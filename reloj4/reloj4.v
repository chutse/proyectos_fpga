==> flow/design.v <==
module crono59m (clk,rst,ctrl,um ,dm, us, ds);
	input                       clk,rst,ctrl;
	output       reg   [3:0]     um,dm,us,ds;
	reg                         maquina;
	parameter         pausa=0, cuenta=1;
	always@(posedge clk)
	begin
		if(rst)
			maquina=pausa;
		else
			case (maquina)
				pausa:
					begin
						if(ctrl)
							maquina=cuenta;
					end
				cuenta:
					begin
						if(ctrl)
							maquina=pausa;
					end
			endcase
	end
	always@(posedge clk)  
	begin
		if(rst) us=0;
		else 
		if(maquina)
		begin
			if(us==9)
				us=0;
			else
				us=us+1;
		end
	end
	always@(posedge clk)  
	begin
		if(rst) ds=0;
		else 
		if(us==9&&maquina)
		begin
			if(ds==5)
				ds=0;
			else
				ds=ds+1;
		end
	end
	always@(posedge clk)  
	begin
		if(rst) um=0;
		else 
		if(ds==5&&us==9&&maquina)
		begin
			if(um==9)
				um=0;
			else
				um=um+1;
		end
	end
	always@(posedge clk)  
	begin
		if(rst) dm=0;
		else 
		if(um==9&&ds==5&&us==9&&maquina)
		begin
			if(dm==5)
				dm=0;
			else
				dm=dm+1;
		end
		if(dm==5&&um==9&&ds==5&&us==9&&maquina) dm=0;
	end
endmodule
module reloj2 (clk,rst,btn4,rac,dis_ctrl,mu,md,hu,hd,clk_d);
	input              [1:0]    rac;
	input								 btn4;
	input					 [3:0]  	 dis_ctrl;
	input                       clk,rst;
	output       reg   [3:0]    mu,hu;
	output       reg   [2:0]    md;
	output       reg   [1:0]    hd;
	output       reg            clk_d;
	reg					 [5:0]    segundos;
	initial
	begin 
		segundos=55;
		mu=9;
		md=5;
		hu=3;
		hd=2;	
	end
	always@(posedge clk)
	begin
			if(segundos==59) segundos=0;
			else             segundos=segundos+1'b1;
	end
	always@(posedge clk)
	begin
		if(rac==0 && btn4 && dis_ctrl==4'b0001 || segundos==59) mu=mu+1'b1;
		if(mu>9) mu=0;	
	end
	always@(posedge clk)
	begin
		if(rac==0 && btn4 && dis_ctrl==4'b0010 || mu==9 && segundos==59) md=md+1'b1;
	   if(md>5)md=0;
	end
	always@(posedge clk)
	begin
		if(rac==0 && btn4 && dis_ctrl==4'b0100 || md==5 && mu==9 && segundos==59) hu=hu+1'b1;
		if(hu>9)hu=0;
		if(hd==2 && hu==4)hu=0;
	end
	always@(posedge clk)
	begin
		clk_d=0;
		if(rac==0 && btn4 && dis_ctrl==4'b1000 || hu==3 && md==5 && mu==9 && segundos==59) hd=hd+1'b1;
		if(hd>2) begin hd=0; clk_d=1; end
	end
endmodule
module reloj4 (clk,rst,btn1,btn2,us,ds,um,dm);
	input                       clk,rst,btn1,btn2;
	output             [3:0]    us,ds,um,dm;
	wire					 [3:0]    reloj_us,reloj_ds,reloj_um,reloj_dm,
										 crono_us,crono_ds,crono_um,crono_dm; 
	reg								 maquina;
	parameter				reloj=0,cronometro=1;
	assign us=(maquina==reloj)? reloj_us:crono_us;
	assign ds=(maquina==reloj)? reloj_ds:crono_ds;
	assign um=(maquina==reloj)? reloj_um:crono_um;
	assign dm=(maquina==reloj)? reloj_dm:crono_dm;
	reloj2    x0   (clk,rst,reloj_us,reloj_ds,reloj_um,reloj_dm);
	crono59m  x1   (clk,rst,btn2,crono_um,crono_dm,crono_us,crono_ds);
	always@(posedge clk)
	begin
		if(rst)
			maquina=reloj;
		else
			case(maquina)
				reloj:
					if(btn1)
						maquina=cronometro;
				cronometro:
					if(btn1)
						maquina=reloj;
			endcase
	end
endmodule
# Step by step through the tools: reloj4
# The steps from the RTL of reloj4 to its reports follow in flow order.
# Lines are those of the file above, counted from 1.
# Operators: Yosys type, input widths -> output width; for muxes data width and select width s.
# The mark n/a stands for no value.
# design
top,reloj4
clock,clk
cell_library,sky130hd
lib_corner,tt_025C_1v80

# Word-level counts
# Yosys after proc, flatten, opt, wreduce and memory -nomap, before mapping. Enables and synchronous resets that opt folds into registers are not counted as muxes. Memory bits, and registers merged into a memory's read port (data or address), are not among the register bits. Print and check cells are not counted. Equal cells are merged and count once.
# bits
ff_bits,28
latch_bits,0
ram_bits,0
mem_bits_ro,0
clocked_rd_ports_x_width,0
mem_count,0
input_bits,4
out_inout_bits,16
word_cells,55
# classes
n_addsub,6
n_mul,0
n_div,0
n_cmp,1
eq_ne,7
shift,0
muxes,17
n_logic,2
n_reduce_logical,14
# op_table
cell,n
$mux 4,11
$add 4x1->4 const B,5
$logic_and 1x1->1,12
$eq 4x3->1 const B,3
$eq 4x4->1 const B,2
$add 6x1->6 const B,1
$eq 6x6->1 const B,1
$eq 4x1->1 const B,1
$gt 4x4->1 const B,1
$pmux 1 s2,2
$mux 1,4
$not 1->1,2
$logic_not 2->1,1
$logic_or 1x1->1,1

# Logic depth
# Yosys ltp: most cells in a row. Word level: on the elaborated netlist, between registers, memories and ports. Mapped: between sequential cells and ports; inverters and the memories' decode and read muxes count.
# depth
ltp_word,11
abc_area,0
ltp_mapped,6

# Mapped cells and area
# Source: synth_stat.txt of the flow (Yosys; design flattened, memories mapped). It holds for the ABC_AREA given above (unset counts as 0); a run with the other value may have another netlist.
# Totals and module areas in this step are rounded.
# mapped
stdcells,131
mapped_area_um2,1090
flip_flops,22
buf_cells,4
# types
type,n,type_area_um2
sky130_fd_sc_hd__dfxtp_1,22,440.422
sky130_fd_sc_hd__nor2_1,18,67.565
sky130_fd_sc_hd__xnor2_1,6,52.55
sky130_fd_sc_hd__a21oi_1,9,45.043
sky130_fd_sc_hd__o21ai_0,8,40.038
sky130_fd_sc_hd__nand2_1,10,37.536
sky130_fd_sc_hd__inv_1,8,30.029
sky130_fd_sc_hd__nand4b_1,3,26.275
sky130_fd_sc_hd__xor2_1,3,26.275
sky130_fd_sc_hd__ha_1,2,25.024
sky130_fd_sc_hd__nand2b_1,4,25.024
sky130_fd_sc_hd__mux2_2,2,22.522
sky130_fd_sc_hd__nand3b_1,3,22.522
sky130_fd_sc_hd__mux2i_1,2,20.019
sky130_fd_sc_hd__nor2b_1,3,18.768
sky130_fd_sc_hd__clkbuf_1,4,15.014
sky130_fd_sc_hd__nand3_1,3,15.014
sky130_fd_sc_hd__nor3_1,3,15.014
# Not listed: further types 15, cells in them 18.
# The figures by module come from a second, unflattened synthesis with its own total; it is not the netlist above.
# unflattened
cells_unflattened,255
hier_area_um2,2220
# Rows give one instance, submodules left out.
# modules
module,instances,n_cells,area_um2
reloj2,1,157,1320
crono59m,1,90,812
reloj4,1,8,81.3

# Worst setup path after synthesis
# OpenSTA on the mapped netlist: ideal clock, no wires. The path of least setup slack (recovery checks aside). Input and output delay are each 20% of the period. Register names are those of the netlist, which keeps one name where synthesis merged equal registers.
# synth_timing
path_kind,register to register
from,reg x1.um[3]
to,reg x1.dm[3]
tclk_ns,1.59
t_arrival_ns,1.610
path_slack_ns,-0.079
path_delay_ns,1.669
driving_pins,5
path_buffers,0
synth_period_reached_ns,1.669
# "path_delay_ns" = arrival - input delay + setup time.
# "driving_pins": output pins that drive a net of the path, with the launching flip-flop's if there is one; two outputs of one cell count as two.
# "synth_period_reached_ns" is the clock period less the worst setup slack; recovery checks do not enter. This is arithmetic on one report: input and output delays are still those of the set period (20% each).
# Between the ends stands the longest chain of elaborated cells between them, by number of cells; it is not shown to be the way that was timed. Of several equally long chains one is given.
# Each line given opens the expression or statement behind the cell; cells for indexed reads and writes are added by Yosys, which also makes memories of some case tables.
# A register here has more assigning lines than the two given.
# synth_between
cell_sequence,sky130_fd_sc_hd__dfxtp_1 > sky130_fd_sc_hd__or3b_4 > sky130_fd_sc_hd__or3_1 > sky130_fd_sc_hd__or4_1 > sky130_fd_sc_hd__nand2_1
elab_chain_len,11
cone_cells,11
# synth_rtl
element,line,text
"start, declared",3,"output reg [3:0] um,dm,us,ds;"
"start, assigned",50,if(rst) um=0;
"start, assigned",57,um=um+1;
$eq 4x4->1,64,if(um==9&&ds==5&&us==9&&maquina)
$logic_and 1x1->1 x3,64,
$mux 4,64,
$mux 4,62,if(rst) dm=0;
$eq 4x3->1,71,if(dm==5&&um==9&&ds==5&&us==9&&maquina) dm=0;
$logic_and 1x1->1 x4,71,
"end, assigned",69,dm=dm+1;
"end, assigned",71,
"end, declared",3,

# Record of 2 stored runs of the RTL-to-layout flow on reloj4, platform sky130hd. The runs are unordered. Constraints: input delay and output delay 20% of the set period each, output load 0.01 pF.
# A setting shown as n/a is not set for that run.
name,run A,run B
period_ns,1.05,2.53
CORE_UTILIZATION,70,68
SETUP_SLACK_MARGIN,0.29,n/a
PLACE_DENSITY,0.63,n/a
CORE_ASPECT_RATIO,0.56,n/a
CORE_MARGIN,8,3
CELL_PAD_IN_SITES_GLOBAL_PLACEMENT,2,n/a
CELL_PAD_IN_SITES_DETAIL_PLACEMENT,0,2
TNS_END_PERCENT,75,5
CTS_CLUSTER_SIZE,100,65
CAP_MARGIN,20,35
SLEW_MARGIN,20,20
PLACE_DENSITY_LB_ADDON,n/a,0.14
GPL_TIMING_DRIVEN,n/a,1
MAX_ROUTING_LAYER,n/a,met5
# Run A: did not finish, floorplanning stopped with PDN-0185
# Run B: did not finish, placement stopped with FLW-0024
